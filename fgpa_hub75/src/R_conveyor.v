==> flow/design.v <==
module rotary_conveyorStep (
    input wire[1:0] data_prev,
    output wire prev_move,
    output reg[1:0] data = 2'b0,
    input wire next_move,
    input wire clk
);
    assign prev_move = next_move || !(|data);
    always @(posedge clk) begin
        if (prev_move) begin
            data <= data_prev;
        end
    end
endmodule
module rotary_conveyorLoader #(
    parameter DATA = 2'b00
) (
    input wire[1:0] data_prev,
    output wire prev_move,
    output reg[1:0] data = 2'b0,
    input wire next_move,
    input wire clk,
    input wire set
);
    reg transact = 1'b0;
    assign prev_move = next_move || !(|data);
    always @(posedge clk) begin
        if (!transact && set) begin
            transact <= 1'b1;
        end
        if (prev_move) begin
            if (|data_prev) begin
                data <= data_prev;
            end else begin
                if (transact) begin
                    data <= DATA;
                    transact <= 1'b0;
                end else begin
                    data <= data_prev;
                end
            end
        end
    end
endmodule
module rotary_conveyor (
    input wire clk,
    output wire[1:0] data,
    input wire data_next,
    input wire[2:0] set
);
    wire[1:0] data_bus [31:0];
    wire move_bus [31:0];
    genvar i;
    generate
        for (i=1; i < 32; i=i+1) begin
            rotary_conveyorStep step_inst (
                .data(data_bus[i]),
                .data_prev(data_bus[i-1]),
                .next_move(move_bus[i]),
                .prev_move(move_bus[i-1]),
                .clk(clk)
            );
        end
    endgenerate
    assign move_bus[31] = data_next;
    assign data = data_bus[31];
    wire[1:0] data_cw_btn;
    wire move_btn_cw;
    rotary_conveyorLoader #(
        .DATA(2'b11)
    ) ldr_btn (
        .data(data_bus[0]),
        .data_prev(data_cw_btn),
        .next_move(move_bus[0]),
        .prev_move(move_btn_cw),
        .clk(clk),
        .set(set[2])
    );
    wire[1:0] data_ccw_cw;
    wire move_cw_ccw;
    rotary_conveyorLoader #(
        .DATA(2'b10)
    ) ldr_cw (
        .data(data_cw_btn),
        .data_prev(data_ccw_cw),
        .prev_move(move_cw_ccw),
        .next_move(move_btn_cw),
        .clk(clk),
        .set(set[1])
    );
    rotary_conveyorLoader #(
        .DATA(2'b01)
    ) ldr_ccw (
        .data(data_ccw_cw),
        .data_prev(2'b00),
        .next_move(move_cw_ccw),
        .clk(clk),
        .set(set[0])
    );
endmodule
# ---- Step by step through the tools: rotary_conveyor
# The steps from the RTL of rotary_conveyor to its reports follow in flow order.
# Line numbers count from 1 in the design file above.
# Operators: Yosys type, input widths -> output width; for muxes data width and select width s.
# Cell names lack the library's common part.
# Not given: -
dict set report setup {
  top_module {rotary_conveyor}
  clk_port {clk}
  cell_library {sky130hd}
  pvt_corner {tt_025C_1v80}
}

# ---- After elaboration
# Counts by Yosys on the flattened word-level netlist (proc, flatten, opt, wreduce). Print and check cells are left out. Cells with the same type and inputs are merged into one.
dict set report word_totals {
  regBits 71
  out_inout_bits 2
}
dict set report classes {
  n_mux 16
  reduce_logical 108
}
# op count
set ops {}
lappend ops {{$reduce_or 2->1} 34}
lappend ops {{$logic_not 1->1} 37}
lappend ops {{$logic_or 1x1->1} 34}
lappend ops {{$mux 1} 12}
lappend ops {{$mux 2} 4}
lappend ops {{$logic_and 1x1->1} 3}

# ---- Depth
# Depth = most cells in a row (Yosys ltp): at word level without a register or memory, in the mapped netlist without a sequential cell, where the memories' decode and read muxes count.
dict set report depth {
  ltp_word 37
  abc_area 0
  depth_mapped 5
  mapped_depth_nobuf 5
}

# ---- Mapped cells and area
# The flow's flattened synthesis, as Yosys stat reports it; memories are mapped. The netlist is that of the ABC_AREA named above (0 if unset); the other value can give another one.
# Totals and module areas in this step are rounded.
# type count type_area_um2
set types {}
lappend types {edfxtp_1 67 2011.93}
lappend types {nor2_1 17 63.811}
lappend types {dfxtp_1 3 60.058}
lappend types {o22ai_1 8 50.048}
lappend types {o21ai_0 9 45.043}
lappend types {inv_1 10 37.536}
lappend types {nand2_1 6 22.522}
lappend types {o211ai_1 3 22.522}
lappend types {or3_2 3 22.522}
lappend types {nor4_4 1 21.27}
lappend types {nor3_1 4 20.019}
lappend types {nor4_1 3 18.768}
lappend types {o21bai_4 1 18.768}
lappend types {o22a_1 2 17.517}
lappend types {o21a_1 2 15.014}
lappend types {o22ai_2 1 12.512}
lappend types {or2_2 2 12.512}
lappend types {nand2_4 1 11.261}
# Not listed: further types 14, cells in them 14.
dict set report mapped {
  cells 157
  sequential_area_um2 2072
  flip_flops 70
  mapped_area_um2 2586
}
# By module: a second synthesis without flattening, with its own total; a netlist apart from the flattened one above.
dict set report unflattened {
  cells_unflattened 125
  area_unflattened_um2 2505
}
# Rows give one instance, submodules left out.
# mod mod_seq_area_um2 instances cells area_um2
set by_module {}
lappend by_module {rotary_conveyorStep 60.1 31 3 67.6}
lappend by_module {{rotary_conveyorLoader (DATA=3)} 80.1 1 11 138.9}
lappend by_module {{rotary_conveyorLoader (DATA=1)} 80.1 1 10 133.9}
lappend by_module {{rotary_conveyorLoader (DATA=2)} 80.1 1 10 133.9}
lappend by_module {rotary_conveyor 0.0 1 1 3.8}

# ---- Worst setup path after synthesis
# OpenSTA on the mapped netlist: ideal clock, no wires. The path of least setup slack (recovery checks aside). Input and output delay are each 20% of the period. Register names are those of the netlist, which keeps one name where synthesis merged equal registers.
dict set report synth_path {
  path_type {in2reg}
  start {input data_next}
  end {register ldr_ccw.data[0]}
  path_delay_ns 1.714
  launch_ns 0.492
  arrival_time_ns 1.959
  tclk_ns 2.46
  in_delay_ns 0.492
  setup_time_ns 0.247
  slack_ns 0.254
  driving_pins 5
  synth_period_reached_ns 2.206
}
# "path_delay_ns" = arrival - input delay + setup time.
# "driving_pins" counts driving pins, that of a launching flip-flop among them; a cell with two outputs on the path counts twice.
# "synth_period_reached_ns" is the clock period less the worst setup slack; recovery checks do not enter. This is arithmetic on one report: input and output delays are still those of the set period (20% each).
# The rows between start and end are the longest chain of elaborated cells between them; the timing report does not say that the signal goes this way. Where chains are equally long, one stands for them.
# A line is the first line of the expression or statement that the cell stems from. Yosys adds cells for indexed reads and writes and turns some case tables into memories.
# A register here has more assigning lines than the two given.
dict set report synth_between {
  path_cell_list {o21bai_4 > nor4_4 > nand2_4 > or4_4 > or2_1}
  elab_chain_cells 34
  cone_cells 34
  cone_lines 2
}
# item line_no
set synth_rtl {}
lappend synth_rtl {{start, declared} 48} ;# input wire data_next,
lappend synth_rtl {{$logic_or 1x1->1 x31} 8} ;# assign prev_move = next_move || !(|data);
lappend synth_rtl {{$logic_or 1x1->1 x3} 26} ;# assign prev_move = next_move || !(|data);
lappend synth_rtl {{end, assigned} 33} ;# data <= data_prev;
lappend synth_rtl {{end, assigned} 39} ;# data <= data_prev;
lappend synth_rtl {{end, declared} 20} ;# output reg[1:0] data = 2'b0,
# Nets of the timed path that keep an RTL name, with a line that drives or declares them; the list need not be complete.
# net line_no
set synth_named_nets {}
lappend synth_named_nets {move_bus[21][0] 8}
lappend synth_named_nets {ldr_ccw.next_move 26}

# ---- Worst path after layout
# From the final timing report of job 1: the path of least setup slack in the routed layout; clock arrival at registers is part of the times.
dict set report layout_path {
  path_type {in2reg}
  start {input data_next}
  end {register genblk1[2].step_inst.data[1]}
  setup_time_ns 0.28
  slack_ns -0.11
  in_delay_ns 0.41
  launch_ns 0.41
  tclk_ns 2.04
  driving_pins 7
  arrival_time_ns 2.20
}
# The rows between start and end are the longest chain of elaborated cells between them; the timing report does not say that the signal goes this way. Where chains are equally long, one stands for them.
dict set report layout_between {
  path_cell_list {clkdlybuf4s50_1 > o21bai_4 > nor4_4 > buf_4 > nand3_1 > nor4_4 > o21ai_0}
  elab_chain_cells 30
  cone_cells 30
  cone_lines 1
}
# item line_no
set layout_rtl {}
lappend layout_rtl {{start, declared} 48} ;# input wire data_next,
lappend layout_rtl {{$logic_or 1x1->1 x30} 8} ;# assign prev_move = next_move || !(|data);
lappend layout_rtl {{end, assigned} 11} ;# data <= data_prev;
lappend layout_rtl {{end, declared} 4} ;# output reg[1:0] data = 2'b0,
# Nets of the timed path that keep an RTL name, with a line that drives or declares them; the list need not be complete.
# net line_no
set layout_named_nets {}
lappend layout_named_nets {move_bus[30][0] 8}
lappend layout_named_nets {move_bus[17][0] 8}

; Flow measurements of rotary_conveyor on sky130hd: 2 stored runs with different settings, listed in no order. Input and output delays are each 20% of the period that was set; the output load is 0.01 pF.
; By "clock_period_reached_ns" is meant the clock period of the run minus its worst setup slack. This is arithmetic on one report: input and output delays are still those of the set period (20% each).
; "worst_path_allowed_less_slack_ns" is the time allowed to the run's worst setup path (the clock period less input and output delay, where it has them) less its slack. Clock arrival times count: a late capture clock shortens it, a late launch clock lengthens it.
; The results are shown rounded.

[job 1: settings]
period_ns = 2.04
CORE_UTILIZATION = 69
SETUP_SLACK_MARGIN = -0.15
PLACE_DENSITY_LB_ADDON = 0.17
HOLD_SLACK_MARGIN = 0.19
TNS_END_PERCENT = 25
GPL_TIMING_DRIVEN = 0
MAX_ROUTING_LAYER = met4
CAP_MARGIN = 20
CORE_MARGIN = 2
SLEW_MARGIN = 20
[job 1: results]
yosys_chip_area_um2 = 2586
dieArea_um2 = 4254
finish.utilization_pct = 80.2
worst_setup_slack_ns = -0.115
setupTns_ns = -0.834
timing.hold.ws_ns = 0.452
clock_period_reached_ns = 2.155
worst_path_allowed_less_slack_ns = 1.75
critical_path_type = in2reg

[job 2: settings]
period_ns = 2.57
CORE_UTILIZATION = 35
SETUP_SLACK_MARGIN = 0.38
CORE_ASPECT_RATIO = 1.52
CELL_PAD_IN_SITES_DETAIL_PLACEMENT = 0
TNS_END_PERCENT = 90
CTS_CLUSTER_DIAMETER = 237
CAP_MARGIN = 0
CORE_MARGIN = 2
SLEW_MARGIN = 20
[job 2: results]
yosys_chip_area_um2 = 2586
dieArea_um2 = 8108
finish.utilization_pct = 42.2
worst_setup_slack_ns = 0.490
setupTns_ns = 0.000
timing.hold.ws_ns = 0.450
clock_period_reached_ns = 2.080
worst_path_allowed_less_slack_ns = 2.08
critical_path_type = reg2reg
