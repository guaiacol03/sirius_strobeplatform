==> flow/design.v <==
module rotary_filter16 (
    input wire I,
    input wire clk,
    output reg ticked_o
);
    reg[15:0] time_l = 16'b0;
    reg[15:0] time_h = 16'b0;
    reg state = 1'b0;
    reg last_state = 1'b0;
    always @(posedge clk) begin
        if (I) begin
            time_l <= 16'b0;
            time_h <= time_h + (&time_h ? 16'b0 : 16'b1);
        end else begin
            time_l <= time_l + (&time_l ? 16'b0 : 16'b1);
            time_h <= 16'b0;
        end
        if (&time_h || &time_l) begin
            state <= &time_h;
        end
    end 
    always @(posedge clk) begin
        ticked_o <= (!state) && last_state;
        last_state <= state;
    end
endmodule
module rotary_orderScanner (
    input wire r_cw,
    input wire r_ccw,
    input wire clk,
    output reg o_cw,
    output reg o_ccw
);
    wire i_cw;
    rotary_filter16 f_cw (
        .I(r_cw),
        .clk(clk),
        .ticked_o(i_cw)
    );
    wire i_ccw;
    rotary_filter16 f_ccw (
        .I(r_ccw),
        .clk(clk),
        .ticked_o(i_ccw)
    );
    reg[21:0] last_timer = 22'b0;
    reg last_cw = 1'b0;
    reg last_begin = 1'b1;
    always @(posedge clk) begin
        if (i_cw || i_ccw) begin
            last_timer <= 22'hFFFFFF;
            last_cw <= i_cw;
            last_begin <= ~last_begin;
        end else begin
            if (|last_timer) begin
                last_timer <= last_timer - 22'b1;
            end else begin
                last_begin <= 1'b1;
            end
        end
        if (!last_begin) begin
            o_ccw <= last_cw && i_ccw;
            o_cw <= (!last_cw) && i_cw;
        end else begin
            o_cw <= 1'b0;
            o_ccw <= 1'b0;
        end
    end
endmodule
======== Tool chain data of rotary_orderScanner ========
Tool output for the design above, in the order of the flow.
Lines are those of the file above, counted from 1.
Operators carry their Yosys type and port widths (W data, S select, Z words).
Not given: -
set-up
  top ..................................... rotary_orderScanner
  clock port .............................. clk
  cell library ............................ sky130hd
  corner .................................. tt_025C_1v80

======== Elaborated design ========
Source: Yosys, flattened and elaborated, memories not mapped. Widths are those after wreduce. Registers that Yosys merges into a memory's read port (data or address) are not register bits. Print and check cells do not count. Equal cells are merged and count once.
storage and ports
  bits of input ports ..................... 3
  output and inout bits ................... 2
  word-level cells ........................ 43
  bits in registers ....................... 96
operators by class
  equal/unequal tests ..................... 1
  add/subtract/negate cells ............... 5
  reductions and logical operators ........ 15
  mux-type cells .......................... 6
  bitwise gates (word level) .............. 1
operator list
  cell                     count
  $add A16 B16 Y16         4
  $reduce_and A16 Y1       4
  $sub A22 B1 Y22 const B  1
  $reduce_or A22 Y1        1
  $mux W1                  6
  $logic_and A1 B1 Y1      4
  $logic_or A1 B1 Y1       3
  $logic_not A1 Y1         3
  $ne A2 B2 Y1 const B     1
  $not A1 Y1               1

======== Logic depth ========
Yosys ltp: most cells in a row. Word level: on the elaborated netlist, between registers, memories and ports. Mapped: between sequential cells and ports; inverters and the memories' decode and read muxes count.
depth
  depth after elaboration ................. 3
  ABC_AREA ................................ 0
  mapped depth ............................ 10
  gate-level depth less buffers ........... 9

======== After synthesis ========
Source: synth_stat.txt of the flow (Yosys; design flattened, memories mapped). It holds for the ABC_AREA given above (unset counts as 0); a run with the other value may have another netlist.
synthesis totals
  cells in the netlist .................... 477
  cell area after synthesis ............... 4286.6 µm²
  buffers ................................. 18
  flip-flops .............................. 96
  sequential part of the area ............. 1961.9 µm²
cells by type
  cell                       count  total area (µm²)
  sky130_fd_sc_hd__dfxtp_1   92     1.84E+03
  sky130_fd_sc_hd__xor2_1    29     253.994
  sky130_fd_sc_hd__nor2_1    61     228.97
  sky130_fd_sc_hd__xnor2_1   16     140.134
  sky130_fd_sc_hd__ha_1      11     137.632
  sky130_fd_sc_hd__nand4_1   22     137.632
  sky130_fd_sc_hd__edfxtp_1  4      120.115
  sky130_fd_sc_hd__nand3_1   23     115.11
  sky130_fd_sc_hd__or3_1     16     100.096
  sky130_fd_sc_hd__and4_1    11     96.342
  sky130_fd_sc_hd__nand2_1   25     93.84
  sky130_fd_sc_hd__o21ai_0   17     85.082
  sky130_fd_sc_hd__and2_1    13     81.328
  sky130_fd_sc_hd__nor4_1    13     81.328
  sky130_fd_sc_hd__a21oi_1   15     75.072
  sky130_fd_sc_hd__or4_1     10     75.072
  sky130_fd_sc_hd__mux2i_1   7      70.067
  sky130_fd_sc_hd__nor3_1    14     70.067
Other cell types: 30; their cells: 78.
The figures by module come from a second, unflattened synthesis with its own total; it is not the netlist above.
unflattened totals
  cells (unflattened synthesis) ........... 490
  area total of the unflattened synthesis .. 4400.5 µm²
Each row is one instance without its submodules.
by module
  module               area (µm²)  seq. area (µm²)  times used  cells
  rotary_filter16      1524.0      710.7            2           166
  rotary_orderScanner  1352.5      540.5            1           158

======== Timing after synthesis ========
Source: OpenSTA report_checks on the synthesized netlist (no wires, ideal clock, input and output delay 20% of the period each), path of least setup slack; recovery checks are left aside. Register names are those of the netlist, which keeps one name where synthesis merged equal registers.
timing after synthesis
  path kind ............................... flip-flop to flip-flop
  from .................................... register f_ccw.time_h[7]
  to ...................................... register f_ccw.time_h[6]
  data required time ...................... 2.152 ns
  clock period ............................ 2.28 ns
  slack ................................... -0.191 ns
  library setup time ...................... 0.128 ns
  stages .................................. 10
  path buffers ............................ 0
  arrival ................................. 2.344 ns
  delay of the path ....................... 2.472 ns
  time at the first pin ................... 0.000 ns
  synthesis period reached ................ 2.471 ns
"delay of the path" is the arrival time less input delay plus setup time.
"stages" counts driving pins, that of a launching flip-flop among them; a cell with two outputs on the path counts twice.
"synthesis period reached" is the clock period less the worst setup slack; recovery checks do not enter. This is arithmetic on one report: input and output delays are still those of the set period (20% each).
The rows between start and end are the longest chain of elaborated cells between them; the timing report does not say that the signal goes this way. Where chains are equally long, one stands for them.
Each line given opens the expression or statement behind the cell; cells for indexed reads and writes are added by Yosys, which also makes memories of some case tables.
between the ends, after synthesis
  cell sequence ........................... sky130_fd_sc_hd__dfxtp_1 sky130_fd_sc_hd__nand4_1 sky130_fd_sc_hd__or3_1 sky130_fd_sc_hd__or4_1 sky130_fd_sc_hd__ha_1 sky130_fd_sc_hd__ha_1 sky130_fd_sc_hd__and2_1 sky130_fd_sc_hd__nand4_1 sky130_fd_sc_hd__xor2_1 sky130_fd_sc_hd__nor2_1
  length of the longest elaborated chain .. 3
  elaborated cells between the ends (all ways) .. 3
  those cells by class .................... 1 x add/sub; 1 x mux; 1 x reduce/logical
ends and longest elaborated chain, after synthesis
  item                RTL line  source
  start: declaration  7         reg[15:0] time_h = 16'b0;
  start: assignment   13        time_h <= time_h + (&time_h ? 16'b0 : 16'b1);
  start: assignment   16        time_h <= 16'b0;
  $reduce_and A16 Y1  13
  $mux W1             13
  $add A16 B16 Y16    13
  end: assignment     13
  end: assignment     16
  end: declaration    7

======== Worst path after layout ========
Path of least setup slack in the final report of job 1 (OpenROAD, finished layout, wires in). Where an end is a register, its clock arrival counts in the times.
timing after layout
  path kind ............................... flip-flop to flip-flop
  from .................................... register f_ccw.time_h[9]
  to ...................................... register f_ccw.time_h[4]
  clock period ............................ 2.54 ns
  path buffers ............................ 0
  slack ................................... 0.06 ns
  arrival ................................. 2.72 ns
  stages .................................. 10
  library setup time ...................... 0.12 ns
  time at the first pin ................... 0.36 ns
  data required time ...................... 2.77 ns
The rows between start and end are the longest chain of elaborated cells between them; the timing report does not say that the signal goes this way. Where chains are equally long, one stands for them.
between the ends, after layout
  cell sequence ........................... sky130_fd_sc_hd__dfxtp_2 sky130_fd_sc_hd__nand4_1 sky130_fd_sc_hd__or3_4 sky130_fd_sc_hd__or4_4 sky130_fd_sc_hd__ha_1 sky130_fd_sc_hd__ha_2 sky130_fd_sc_hd__and2_1 sky130_fd_sc_hd__nand2_1 sky130_fd_sc_hd__xor2_1 sky130_fd_sc_hd__nor2_1
  length of the longest elaborated chain .. 3
  elaborated cells between the ends (all ways) .. 3
  those cells by class .................... 1 x add/sub; 1 x mux; 1 x reduce/logical
ends and longest elaborated chain, after layout
  item                RTL line  source
  start: declaration  7         reg[15:0] time_h = 16'b0;
  start: assignment   13        time_h <= time_h + (&time_h ? 16'b0 : 16'b1);
  start: assignment   16        time_h <= 16'b0;
  $reduce_and A16 Y1  13
  $mux W1             13
  $add A16 B16 Y16    13
  end: assignment     13
  end: assignment     16
  end: declaration    7

Module rotary_orderScanner, platform sky130hd: 2 stored runs of the flow (Yosys, OpenROAD) with differing settings, in no particular order. Input and output delays are each 20% of the period that was set; the output load is 0.01 pF.
"achieved clock period (ns)" means the clock period less the worst setup slack. The figure is calculated, with input and output delays left at 20% of the set period.
"worst setup path time (ns)" = time allowed to the worst setup path (clock period - input delay - output delay, where it has them) - its slack; a late launch clock adds to it, a late capture clock takes from it.
"finish__power__total": no workload was simulated; the value follows from the tool's default switching activity.

Flow files of job 1
==> flow/run.sh <==
#!/bin/bash
# the make line also repeats the synthesis and layout settings of config.mk as NAME=value (left out here)
make -C /OpenROAD-flow-scripts/flow DESIGN_CONFIG=/design/flow/config.mk WORK_HOME=/design/flow/orfs CLKGATE_MAP_FILE= finish
==> flow/config.mk <==
export PLATFORM = sky130hd
export DESIGN_NAME = rotary_orderScanner
export DESIGN_NICKNAME = rotary_orderScanner
export VERILOG_FILES = /design/flow/design.v
export SDC_FILE = /design/flow/constraint.sdc
export NUM_CORES = 4
export LEC_CHECK = 0
export CAP_MARGIN = 25
export CORE_ASPECT_RATIO = 1.29
export CORE_MARGIN = 2
export CORE_UTILIZATION = 61
export CTS_CLUSTER_SIZE = 91
export GPL_ROUTABILITY_DRIVEN = 0
export MAX_ROUTING_LAYER = met5
export MIN_ROUTING_LAYER = met2
export PLACE_DENSITY_LB_ADDON = 0.16
export SLEW_MARGIN = 0
export TNS_END_PERCENT = 100
==> flow/constraint.sdc <==
create_clock -name core_clock -period 2.54 [get_ports {clk}]
set_input_delay 0.5080 -clock core_clock [delete_from_list [all_inputs] [get_ports {clk}]]
set_output_delay 0.5080 -clock core_clock [all_outputs]
set_load 0.01 [all_outputs]

report of job 1
yosys chip area after synthesis (um^2): 4286.6
finish__design__die__area: 7719.0
finish__design__instance__area__stdcell: 4744.6
finish__design__instance__utilization: 0.7014
finish__timing__setup__ws: 0.057
finish__timing__setup__tns: 0.000
finish__timing__hold__ws: 0.386
finish__power__total: 2.625e-03
achieved clock period (ns): 2.483
worst setup path time (ns): 2.48
worst setup path kind: flip-flop to flip-flop

Flow files of job 2
==> flow/run.sh <==
#!/bin/bash
# the make line also repeats the synthesis and layout settings of config.mk as NAME=value (left out here)
make -C /OpenROAD-flow-scripts/flow DESIGN_CONFIG=/design/flow/config.mk WORK_HOME=/design/flow/orfs CLKGATE_MAP_FILE= finish
==> flow/config.mk <==
export PLATFORM = sky130hd
export DESIGN_NAME = rotary_orderScanner
export DESIGN_NICKNAME = rotary_orderScanner
export VERILOG_FILES = /design/flow/design.v
export SDC_FILE = /design/flow/constraint.sdc
export NUM_CORES = 4
export LEC_CHECK = 0
export CAP_MARGIN = 20
export CORE_MARGIN = 2
export CORE_UTILIZATION = 40
export SETUP_SLACK_MARGIN = -0.02
export SLEW_MARGIN = 20
==> flow/constraint.sdc <==
create_clock -name core_clock -period 2.85 [get_ports {clk}]
set_input_delay 0.5700 -clock core_clock [delete_from_list [all_inputs] [get_ports {clk}]]
set_output_delay 0.5700 -clock core_clock [all_outputs]
set_load 0.01 [all_outputs]

report of job 2
yosys chip area after synthesis (um^2): 4286.6
finish__design__die__area: 11560.6
finish__design__instance__area__stdcell: 4694.5
finish__design__instance__utilization: 0.4527
finish__timing__setup__ws: 0.179
finish__timing__setup__tns: 0.000
finish__timing__hold__ws: 0.379
finish__power__total: 2.339e-03
achieved clock period (ns): 2.671
worst setup path time (ns): 2.67
worst setup path kind: flip-flop to flip-flop
